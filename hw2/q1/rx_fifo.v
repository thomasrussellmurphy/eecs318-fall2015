==> flow/design.v <==
`timescale 1 ns / 10 ps
module rx_fifo
       (
         input PCLK,
         input CLEAR_B, PSEL, PWRITE,
         input [ 7: 0 ] RxData,
         input NextWord,
         output [ 7: 0 ] PRDATA,
         output SSPRXINTR
       );
reg [ 7: 0 ] memory [ 3: 0 ];
integer i;
reg [ 1: 0 ] FIFO_head, FIFO_tail;
reg FIFO_full;
assign SSPRXINTR = FIFO_full;
wire FIFO_almost_full = ( FIFO_head == FIFO_tail + 2'b1 );
wire FIFO_almost_empty = ( FIFO_head + 2'b1 == FIFO_tail );
wire P_reading = PSEL && ~PWRITE;
assign PRDATA = memory[ FIFO_head ];
always @( posedge PCLK ) begin
  if ( ~CLEAR_B )
  begin
    FIFO_head <= 2'b0;
    FIFO_tail <= 2'b0;
    FIFO_full <= 1'b0;
    for ( i = 0; i < 4; i = i + 1 )
    begin
      memory[ i ] <= 8'b0;
    end
  end else
  begin
    if ( P_reading && NextWord )
    begin
      FIFO_head <= FIFO_head + 2'b1;
      FIFO_tail <= FIFO_tail + 2'b1;
      FIFO_full <= FIFO_full;
      memory[ FIFO_tail ] <= RxData;
    end else if ( P_reading )
    begin
      FIFO_head <= FIFO_head + 2'b1;
      FIFO_tail <= FIFO_tail;
      FIFO_full <= 1'b0;
    end else if ( NextWord )
    begin
      if ( FIFO_full )
      begin
        FIFO_head <= FIFO_head;
        FIFO_tail <= FIFO_tail;
        FIFO_full <= FIFO_full;
      end else
      begin
        FIFO_head <= FIFO_head;
        FIFO_tail <= FIFO_tail + 2'b1;
        FIFO_full <= FIFO_almost_full;
        memory[ FIFO_tail ] <= RxData;
      end
    end else
    begin
      FIFO_head <= FIFO_head;
      FIFO_tail <= FIFO_tail;
      FIFO_full <= FIFO_full;
    end
  end
end
endmodule
======== Tool chain data of rx_fifo ========
Tool output for the design above, in the order of the flow.
Lines are those of the file above, counted from 1.
Operators carry their Yosys type and port widths (W data, S select, Z words).
Cell names lack the library's common part.
A cell with - has no value.
inputs
  top ..................................... rx_fifo
  clock ................................... PCLK
  standard-cell library ................... sky130hd
  corner .................................. tt_025C_1v80

======== Elaborated design ========
Counts by Yosys on the flattened word-level netlist (proc, flatten, opt, wreduce; memories kept). Print and check cells are left out. Cells with the same type and inputs are merged into one.
Memory sizes are those after Yosys's memory passes, which may raise the word count (mostly to a power of two), join words into wider ones and drop unused or constant bits.
word-level totals
  word-level cells ........................ 50
  memories kept ........................... 1
  bits of input ports ..................... 13
  RAM bits ................................ 32
  register bits after elaboration ......... 5
  output and inout bits ................... 9
memory list
  memory  words  bits a word  line  text
  memory  4      8            11    reg [ 7: 0 ] memory [ 3: 0 ];
cells by class
  eq/ne operators ......................... 3
  reductions and logical operators ........ 8
  muxes and demuxes ....................... 30
  add/subtract/negate cells ............... 2
  bitwise gates (word level) .............. 3
operators by type and width
  operator               number
  $mux W8                9
  $mux W2                9
  $mux W1                12
  $reduce_or A8 Y1       1
  $reduce_bool A2 Y1     3
  $add A2 B1 Y2 const B  2
  $ne A2 B1 Y1 const B   2
  $reduce_and A3 Y1      1
  $logic_and A1 B1 Y1    2
  $not A1 Y1             2
  $eq A2 B2 Y1           1
  $reduce_and A2 Y1      1
  $or A1 B1 Y1           1

======== Longest topological paths ========
Longest topological path by Yosys (ltp), each cell counted once; first at word level (registers and memories cut), then after technology mapping (sequential cells cut; the memories' decode and read muxes count).
logic depth
  depth after elaboration ................. 8
  ABC_AREA ................................ 0
  mapped depth ............................ 5
  mapped depth without buffers ............ 4

======== Netlist ========
Source: synth_stat.txt of the flow (Yosys; design flattened, memories mapped). It holds for the ABC_AREA given above (unset counts as 0); a run with the other value may have another netlist.
The area totals of this step are shown rounded.
cell types
  cell type  number
  edfxtp_1   32
  mux4_2     8
  and2_1     24
  dfxtp_1    7
  and2_2     8
  xnor2_1    3
  nor4b_4    1
  nor2_1     6
  a211oi_4   1
  nor3b_4    1
  inv_1      4
  o21ai_0    3
  o31ai_1    2
  nand2b_4   1
  nand2b_1   2
  a21oi_1    2
  buf_2      2
  mux2i_1    1
Other cell types: 8; their cells: 8.
synthesis totals
  buffers ................................. 4
  sequential part of the area ............. 1,100 um^2
  cells in the netlist .................... 116
  mapped flip-flops ....................... 39
  cell area after synthesis ............... 1,750 um^2

======== Worst setup path after synthesis ========
OpenSTA on the mapped netlist: ideal clock, no wires. The path of least setup slack (recovery checks aside). Input and output delay are each 20% of the period. Register names are those of the netlist, which keeps one name where synthesis merged equal registers.
timing post-synthesis
  path type ............................... in2reg
  start ................................... input port PWRITE
  end ..................................... memory memory[0][0]
  clock period ............................ 2.25 ns
  path buffers ............................ 0
  delay of the path ....................... 1.617 ns
  input delay ............................. 0.450 ns
  data arrival time ....................... 1.680 ns
  required time ........................... 1.863 ns
  path slack .............................. 0.183 ns
  launch time at the first pin ............ 0.450 ns
  library setup time ...................... 0.387 ns
  driving pins on the path ................ 4
  synthesis period reached ................ 2.067 ns
"delay of the path" = arrival - input delay + setup time.
"driving pins on the path": output pins that drive a net of the path, with the launching flip-flop's if there is one; two outputs of one cell count as two.
"synthesis period reached" is the clock period less the worst setup slack; recovery checks do not enter. This is arithmetic on one report: input and output delays are still those of the set period (20% each).
Between the ends stands the longest chain of elaborated cells between them, by number of cells; it is not shown to be the way that was timed. Of several equally long chains one is given.
A line is the first line of the expression or statement that the cell stems from. Yosys adds cells for indexed reads and writes and turns some case tables into memories.
The path ends at the enable pin of a flip-flop; only ways to that pin are counted.
on the way, post-synthesis
  path through ............................ nand2b_4 > a21oi_1 > inv_1 > o31ai_1
  length of the longest elaborated chain .. 8
  elaborated cells between the ends (all ways) .. 12
  RTL lines with such cells ............... 4
  those cells by class .................... mux: 7; logic: 2; reduce/logical: 3
RTL lines, path post-synthesis
  what                 line  text
  start: declaration   5     input CLEAR_B, PSEL, PWRITE,
  $not A1 Y1           18    wire P_reading = PSEL && ~PWRITE;
  $logic_and A1 B1 Y1  18
  $logic_and A1 B1 Y1  32    if ( P_reading && NextWord )
  $mux W1              32
  $mux W1              21    if ( ~CLEAR_B )
  $or A1 B1 Y1         -
  $reduce_or A8 Y1     -
  $mux W2              -
  end: declaration     11    reg [ 7: 0 ] memory [ 3: 0 ];

======== Timing after layout ========
From the final timing report of job 1: the path of least setup slack in the routed layout; clock arrival at registers is part of the times.
timing after layout
  path type ............................... reg2out
  start ................................... register (name not given)
  end ..................................... output port PRDATA[4]
  path buffers ............................ 2
  path slack .............................. 1.20 ns
  launch time at the first pin ............ 0.28 ns
  required time ........................... 3.00 ns
  data arrival time ....................... 1.80 ns
  clock period ............................ 3.75 ns
  driving pins on the path ................ 4
on the way, after layout
  path through ............................ dfxtp_1 > buf_6 > mux4_2 > clkdlybuf4s50_1
RTL lines, path after layout
  what              line  text
  end: declaration  8     output [ 7: 0 ] PRDATA,
Chain of elaborated cells between the ends: none given.

Module rx_fifo, platform sky130hd: 2 stored runs of the flow (Yosys, OpenROAD) with differing settings, in no particular order. Input and output delays are each 20% of the period that was set; the output load is 0.01 pF.
"achieved period" = clock period - worst setup slack. The figure is calculated, with input and output delays left at 20% of the set period.
By "critical setup path time" is meant the share of the clock period that the worst setup path is allowed (20% is reserved at inputs, 20% at outputs), minus its slack. Clock arrival times at its registers enter into it.
Results are given in rounded form.

---- job 1 ----
settings
  period_ns = 3.75
  CORE_UTILIZATION = 42
  SETUP_SLACK_MARGIN = 1.11
  PLACE_DENSITY = 0.56
  HOLD_SLACK_MARGIN = 0.25
  CORE_MARGIN = 3
  CELL_PAD_IN_SITES_DETAIL_PLACEMENT = 1
  TNS_END_PERCENT = 100
  ABC_AREA = 0
  GPL_TIMING_DRIVEN = 0
  GPL_ROUTABILITY_DRIVEN = 1
  CTS_CLUSTER_SIZE = 38
  CAP_MARGIN = 35
  SLEW_MARGIN = 30
results
  chip area in the Yosys report ........... 1,750 um^2
  die size ................................ 4,980 um^2
  standard-cell area after routing ........ 2,170 um^2
  worst setup slack after layout .......... 1.20 ns
  achieved period ......................... 2.547 ns
  critical setup path time ................ 1.80 ns
  critical path kind ...................... reg2out

---- job 2 ----
settings
  period_ns = 1.74
  CAP_MARGIN = 20
  CORE_MARGIN = 2
  CORE_UTILIZATION = 40
  SLEW_MARGIN = 20
results
  chip area in the Yosys report ........... 1,750 um^2
  die size ................................ 4,920 um^2
  standard-cell area after routing ........ 2,340 um^2
  worst setup slack after layout .......... -0.047 ns
  achieved period ......................... 1.787 ns
  critical setup path time ................ 1.44 ns
  critical path kind ...................... reg2out
