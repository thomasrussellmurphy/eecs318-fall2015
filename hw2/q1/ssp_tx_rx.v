==> flow/design.v <==
`timescale 1 ns / 10 ps
module ssp_tx_rx (
         input PCLK,
         input CLEAR_B,
         input SSPCLKIN, SSPFSSIN, SSPRXD,
         input [ 7: 0 ] TxData,
         input TxValidWord, TxIsEmpty,
         output TxNextWord,
         output [ 7: 0 ] RxData,
         output RxNextWord,
         output SSPCLKOUT, SSPFSSOUT, SSPTXD, SSPOE_B
       );
reg ssp_out_clk_div = 1'b0;
assign SSPCLKOUT = ssp_out_clk_div;
always @( posedge PCLK ) ssp_out_clk_div <= ssp_out_clk_div + 1'b1;
wire update_state = ( ssp_out_clk_div == 1'b0 );
wire pre_update_state = ( ssp_out_clk_div == 1'b1 );
reg [ 7: 0 ] shift_out = 8'b0;
reg TxNextWord_lcl, SSPOE_B_lcl;
reg [ 3: 0 ] tx_state, tx_next_state;
parameter
  tx_idle = 4'd0,
  tx_load = 4'd1,
  tx_shift7 = 4'd2,
  tx_shift6 = 4'd3,
  tx_shift5 = 4'd4,
  tx_shift4 = 4'd5,
  tx_shift3 = 4'd6,
  tx_shift2 = 4'd7,
  tx_shift1 = 4'd8,
  tx_shift0 = 4'd9,
  tx_shift0_load = 4'd10;
wire tx_loading = ( tx_state == tx_load ) || ( tx_state == tx_shift0_load );
assign SSPTXD = shift_out[ 7 ];
assign TxNextWord = TxNextWord_lcl;
assign SSPOE_B = SSPOE_B_lcl;
assign SSPFSSOUT = tx_loading;
always @( posedge PCLK ) begin
  if ( ~CLEAR_B )
  begin
    tx_state <= tx_idle;
  end else
  begin
    tx_state <= tx_next_state;
  end
end
always @( * ) begin
  if ( update_state )
  begin
    case ( tx_state )
      tx_idle:
        if ( ~TxIsEmpty )
        begin
          tx_next_state <= tx_load;
        end
        else
        begin
          tx_next_state <= tx_idle;
        end
      tx_load:
        tx_next_state <= tx_shift7;
      tx_shift7:
        tx_next_state <= tx_shift6;
      tx_shift6:
        tx_next_state <= tx_shift5;
      tx_shift5:
        tx_next_state <= tx_shift4;
      tx_shift4:
        tx_next_state <= tx_shift3;
      tx_shift3:
        tx_next_state <= tx_shift2;
      tx_shift2:
        tx_next_state <= tx_shift1;
      tx_shift1:
        if ( ~TxIsEmpty )
        begin
          tx_next_state <= tx_shift0_load;
        end
        else
        begin
          tx_next_state <= tx_shift0;
        end
      tx_shift0:
        tx_next_state <= tx_idle;
      tx_shift0_load:
        tx_next_state <= tx_shift7;
      default:
        tx_next_state <= tx_idle;
    endcase
  end else
  begin
    tx_next_state <= tx_state;
  end
end
always @( posedge PCLK ) begin
  if ( update_state )
  begin
    case ( tx_state )
      tx_load:
        shift_out <= TxData;
      tx_shift0_load:
        shift_out <= TxData;
      default:
        shift_out <= { shift_out[ 6: 0 ], 1'b0 };
    endcase
  end
end
always @( * ) begin
  TxNextWord_lcl <= update_state && tx_loading ;
end
always @( posedge PCLK ) begin
  if ( tx_loading && pre_update_state )
  begin
    SSPOE_B_lcl <= 1'b0;
  end else if ( ( tx_state == tx_idle ) && pre_update_state )
  begin
    SSPOE_B_lcl <= 1'b1;
  end else
  begin
    SSPOE_B_lcl <= SSPOE_B_lcl;
  end
end
reg [ 7: 0 ] shift_in = 8'b0;
reg RxNextWord_lcl;
reg SSPCLKIN_prev;
reg [ 3: 0 ] rx_state, rx_next_state;
parameter
  rx_idle = 4'd0,
  rx_shift7 = 4'd1,
  rx_shift6 = 4'd2,
  rx_shift5 = 4'd3,
  rx_shift4 = 4'd4,
  rx_shift3 = 4'd5,
  rx_shift2 = 4'd6,
  rx_shift1 = 4'd7,
  rx_shift0 = 4'd8;
assign RxData = shift_in;
assign RxNextWord = RxNextWord_lcl;
always @( posedge PCLK ) SSPCLKIN_prev <= SSPCLKIN;
wire SSPCLKIN_fall = SSPCLKIN_prev && ~SSPCLKIN;
wire SSPCLKIN_rise = ~SSPCLKIN_prev && SSPCLKIN;
always @( posedge PCLK ) begin
  if ( ~CLEAR_B )
  begin
    rx_state <= rx_idle;
  end else
  begin
    rx_state <= rx_next_state;
  end
end
always @( * ) begin
  if ( SSPCLKIN_fall )
  begin
    case ( rx_state )
      rx_idle:
        if ( SSPFSSIN )
        begin
          rx_next_state <= rx_shift7;
        end else
        begin
          rx_next_state <= rx_idle;
        end
      rx_shift7:
        rx_next_state <= rx_shift6;
      rx_shift6:
        rx_next_state <= rx_shift5;
      rx_shift5:
        rx_next_state <= rx_shift4;
      rx_shift4:
        rx_next_state <= rx_shift3;
      rx_shift3:
        rx_next_state <= rx_shift2;
      rx_shift2:
        rx_next_state <= rx_shift1;
      rx_shift1:
        rx_next_state <= rx_shift0;
      rx_shift0:
        if ( SSPFSSIN )
        begin
          rx_next_state <= rx_shift7;
        end else
        begin
          rx_next_state <= rx_idle;
        end
      default:
        rx_next_state <= rx_idle;
    endcase
  end else
  begin
    rx_next_state <= rx_state;
  end
end
always @( posedge PCLK ) begin
  if ( SSPCLKIN_fall )
  begin
    shift_in <= { shift_in[ 6: 0 ], SSPRXD };
  end else
  begin
    shift_in <= shift_in;
  end
end
always @( posedge PCLK ) begin
  if ( ( rx_state == rx_shift0 ) && SSPCLKIN_rise )
  begin
    RxNextWord_lcl <= 1'b1;
  end else
  begin
    RxNextWord_lcl <= 1'b0;
  end
end
endmodule
-- Step by step through the tools: ssp_tx_rx
What the tools print for ssp_tx_rx, step after step.
Line numbers count from 1 in the design file above.
Library cell names are shortened.
Not given: n/a
- design top: ssp_tx_rx
- clock input: PCLK
- cell library: sky130hd
- library corner: tt_025C_1v80

-- Word-level counts
Yosys after proc, flatten, opt, wreduce and memory -nomap, before mapping. Memory bits, and registers merged into a memory's read port (data or address), are not among the register bits. Print and check cells are not counted. Equal cells are merged and count once.
- latch bits: 0
- noted memory cells: 0
- flip-flop bits (word level): 28
- output and inout port bits at 14
- word-level cells at 48
- bits in read-only memories at 0
- RAM bits at 0
- word width x clocked read ports at 0
- noted input bits: 15
- noted magnitude comparators: 0
- add/sub/neg operators: 1
- shift operators: 0
- multiplexer cells: 7
- multiply operators: 0
- reduce/logical cells at 11
- equal/unequal tests at 17
- noted div/mod/pow operators: 0
- bitwise gates (word level) at 3
- operator list (operator ; count):
    case mux 4 bit (select 9 bit) ; 1
    == test 4 x 3 -> 1 bit (second input constant) ; 8
    case mux 4 bit (select 8 bit) ; 1
    == test 4 x 2 -> 1 bit (second input constant) ; 4
    == test 4 bit (second input constant) ; 3
    == test 4 x 1 -> 1 bit (second input constant) ; 2
    logical NOT 4 bit ; 2
    two-way mux 8 bit ; 1
    logical AND 1 bit ; 6
    OR reduction 2 bit ; 2
    NOT 1 bit ; 3
    two-way mux 1 bit ; 3
    two-way mux 2 bit ; 1
    adder 1 bit (second input constant) ; 1
    logical OR 1 bit ; 1

-- Logic depth
Longest topological path by Yosys (ltp), each cell counted once; first at word level (registers and memories cut), then after technology mapping (sequential cells cut; the memories' decode and read muxes count).
- noted depth in word-level cells: 4
- noted ABC_AREA: 0
- depth in mapped cells at 6
- depth with buffers taken out: 4

-- Netlist
Yosys stat after the flow's synthesis: flattened, memories mapped to cells. It holds for the ABC_AREA given above (unset counts as 0); a run with the other value may have another netlist.
- flip-flops at 40
- cell count at 118
- synthesis area at 1487.7 sq um
- sequential part of the area: 960.9 sq um
- buffer cells at 6
- cells by type (cell type ; count ; total area (sq um)):
    dfxtp_1 ; 24 ; 480.461
    edfxtp_1 ; 16 ; 480.461
    mux2_2 ; 7 ; 78.826
    nand2_1 ; 19 ; 71.318
    mux2i_1 ; 6 ; 60.058
    a21boi_1 ; 7 ; 52.55
    nor2b_1 ; 8 ; 50.048
    buf_6 ; 2 ; 22.522
    and2_1 ; 3 ; 18.768
    a21oi_1 ; 3 ; 15.014
    buf_8 ; 1 ; 15.014
    nand2b_4 ; 1 ; 13.763
    nor2_1 ; 3 ; 11.261
    nor2_4 ; 1 ; 11.261
    nand3_1 ; 2 ; 10.01
    o21ai_0 ; 2 ; 10.01
    a21oi_2 ; 1 ; 8.758
    o2111ai_1 ; 1 ; 8.758
Not listed: further types 10, cells in them 11.

-- Timing after synthesis
OpenSTA on the mapped netlist: ideal clock, no wires. The path of least setup slack (recovery checks aside). Input and output delay are each 20% of the period. Register names are those of the netlist, which keeps one name where synthesis merged equal registers.
- path type: reg-to-reg
- start point: register ssp_out_clk_div
- end point: register shift_out[0]
- path delay: 1162 ps
- data required time: 820 ps
- path slack: -12 ps
- noted clock period: 1150 ps
- setup time: 330 ps
- driving pins on the path at 4
- noted time at the first pin: 0 ps
- noted arrival: 832 ps
- buffers on the path: 2
- period reached after synthesis at 1162 ps
"path delay" is the arrival time less input delay plus setup time.
"driving pins on the path": output pins that drive a net of the path, with the launching flip-flop's if there is one; two outputs of one cell count as two.
"period reached after synthesis" is the clock period less the worst setup slack; recovery checks do not enter. This is arithmetic on one report: input and output delays are still those of the set period (20% each).
A register here has more assigning lines than the two given.
- cell sequence: dfxtp_1 buf_4 buf_6 inv_1
- length of the longest elaborated chain: 0
- elaborated cells between the ends (all ways): 0
- noted source lines of those cells: 0
- RTL lines, path after synthesis (item ; line ; text):
    from (decl) ; 13 ; reg ssp_out_clk_div = 1'b0;
    from (assign) ; 15 ; always @( posedge PCLK ) ssp_out_clk_div <= ssp_out_clk_div + 1'b1;
    to (assign) ; 100 ; shift_out <= TxData;
    to (assign) ; 102 ; shift_out <= TxData;
    to (decl) ; 18 ; reg [ 7: 0 ] shift_out = 8'b0;

-- Path in the finished layout
Path of least setup slack in the final report of run 1 (OpenROAD, finished layout, wires in). Where an end is a register, its clock arrival counts in the times.
The path's times are printed in steps of 10 ps; the period is the one set.
- path type: reg-to-reg
- start point: register tx_state
- end point: register shift_out[6]
- noted time at the first pin: 280 ps
- buffers on the path: 1
- setup time: 240 ps
- path slack: -370 ps
- noted clock period: 826 ps
- data required time: 870 ps
- noted arrival: 1240 ps
- driving pins on the path at 4
An end named without its bit number is one bit of that signal or, where synthesis recoded a state register, one of its new flip-flops.
The rows between start and end are the longest chain of elaborated cells between them; the timing report does not say that the signal goes this way. Where chains are equally long, one stands for them.
Each line given opens the expression or statement behind the cell; cells for indexed reads and writes are added by Yosys, which also makes memories of some case tables.
A register here has more assigning lines than the two given.
- cell sequence: dfxtp_2 nor2_4 buf_6 mux2_4
- length of the longest elaborated chain: 3
- elaborated cells between the ends (all ways): 4
- those cells by class: eq/ne: 2; mux: 1; reduce/logical: 1
- RTL lines, path after layout (item ; line ; text):
    from (decl) ; 20 ; reg [ 3: 0 ] tx_state, tx_next_state;
    from (assign) ; 41 ; tx_state <= tx_idle;
    from (assign) ; 44 ; tx_state <= tx_next_state;
    == test 4 x 1 -> 1 bit ; 98 ; case ( tx_state )
    OR reduction 2 bit ; n/a ;
    two-way mux 8 bit ; 98 ;
    to (assign) ; 100 ; shift_out <= TxData;
    to (assign) ; 102 ; shift_out <= TxData;
    to (decl) ; 18 ; reg [ 7: 0 ] shift_out = 8'b0;

2 stored runs of ssp_tx_rx in the flow (synthesis by Yosys, layout by OpenROAD, sky130hd cells), in arbitrary order. Constraints: input delay and output delay 20% of the set period each, output load 0.01 pF.
"clock period achieved" means the clock period less the worst setup slack. The figure is calculated, with input and output delays left at 20% of the set period.
"worst path time" = time allowed to the worst setup path (clock period - input delay - output delay, where it has them) - its slack; a late launch clock adds to it, a late capture clock takes from it.
By "power" is meant OpenSTA's value without simulated activity: inputs other than the clock are taken to toggle once in ten clock periods, and the tool carries that through the logic.
"worst path time" is known to 10 ps.

Run 1
Settings were period_ns = 0.826; CORE_UTILIZATION = 19; SETUP_SLACK_MARGIN = -0.07; PLACE_DENSITY = 0.36; CTS_CLUSTER_SIZE = 53; CAP_MARGIN = 20; CORE_MARGIN = 2; SLEW_MARGIN = 20
- worst path time: 1,190 ps
- critical path kind: reg-to-reg
- noted the die area: 8,553.5 sq um
- chip area in the Yosys report: 1,487.7 sq um
- final setup TNS: -8,431 ps
- worst hold slack in the final report at 214 ps
- final design utilization at 29.1 %
- noted the standard-cell area after layout: 2,227.1 sq um
- power: 4,037 uW
- worst setup slack after layout at -366 ps
- clock period achieved at 1,192 ps

Run 2
Settings were period_ns = 1.32; SETUP_SLACK_MARGIN = 0.13; CAP_MARGIN = 20; CORE_MARGIN = 2; CORE_UTILIZATION = 40; SLEW_MARGIN = 20
- worst path time: 1,280 ps
- critical path kind: reg-to-reg
- noted the die area: 4,223.1 sq um
- chip area in the Yosys report: 1,487.7 sq um
- final setup TNS: 0 ps
- worst hold slack in the final report at 450 ps
- final design utilization at 54.3 %
- noted the standard-cell area after layout: 1,956.9 sq um
- power: 2,281 uW
- worst setup slack after layout at 43 ps
- clock period achieved at 1,277 ps
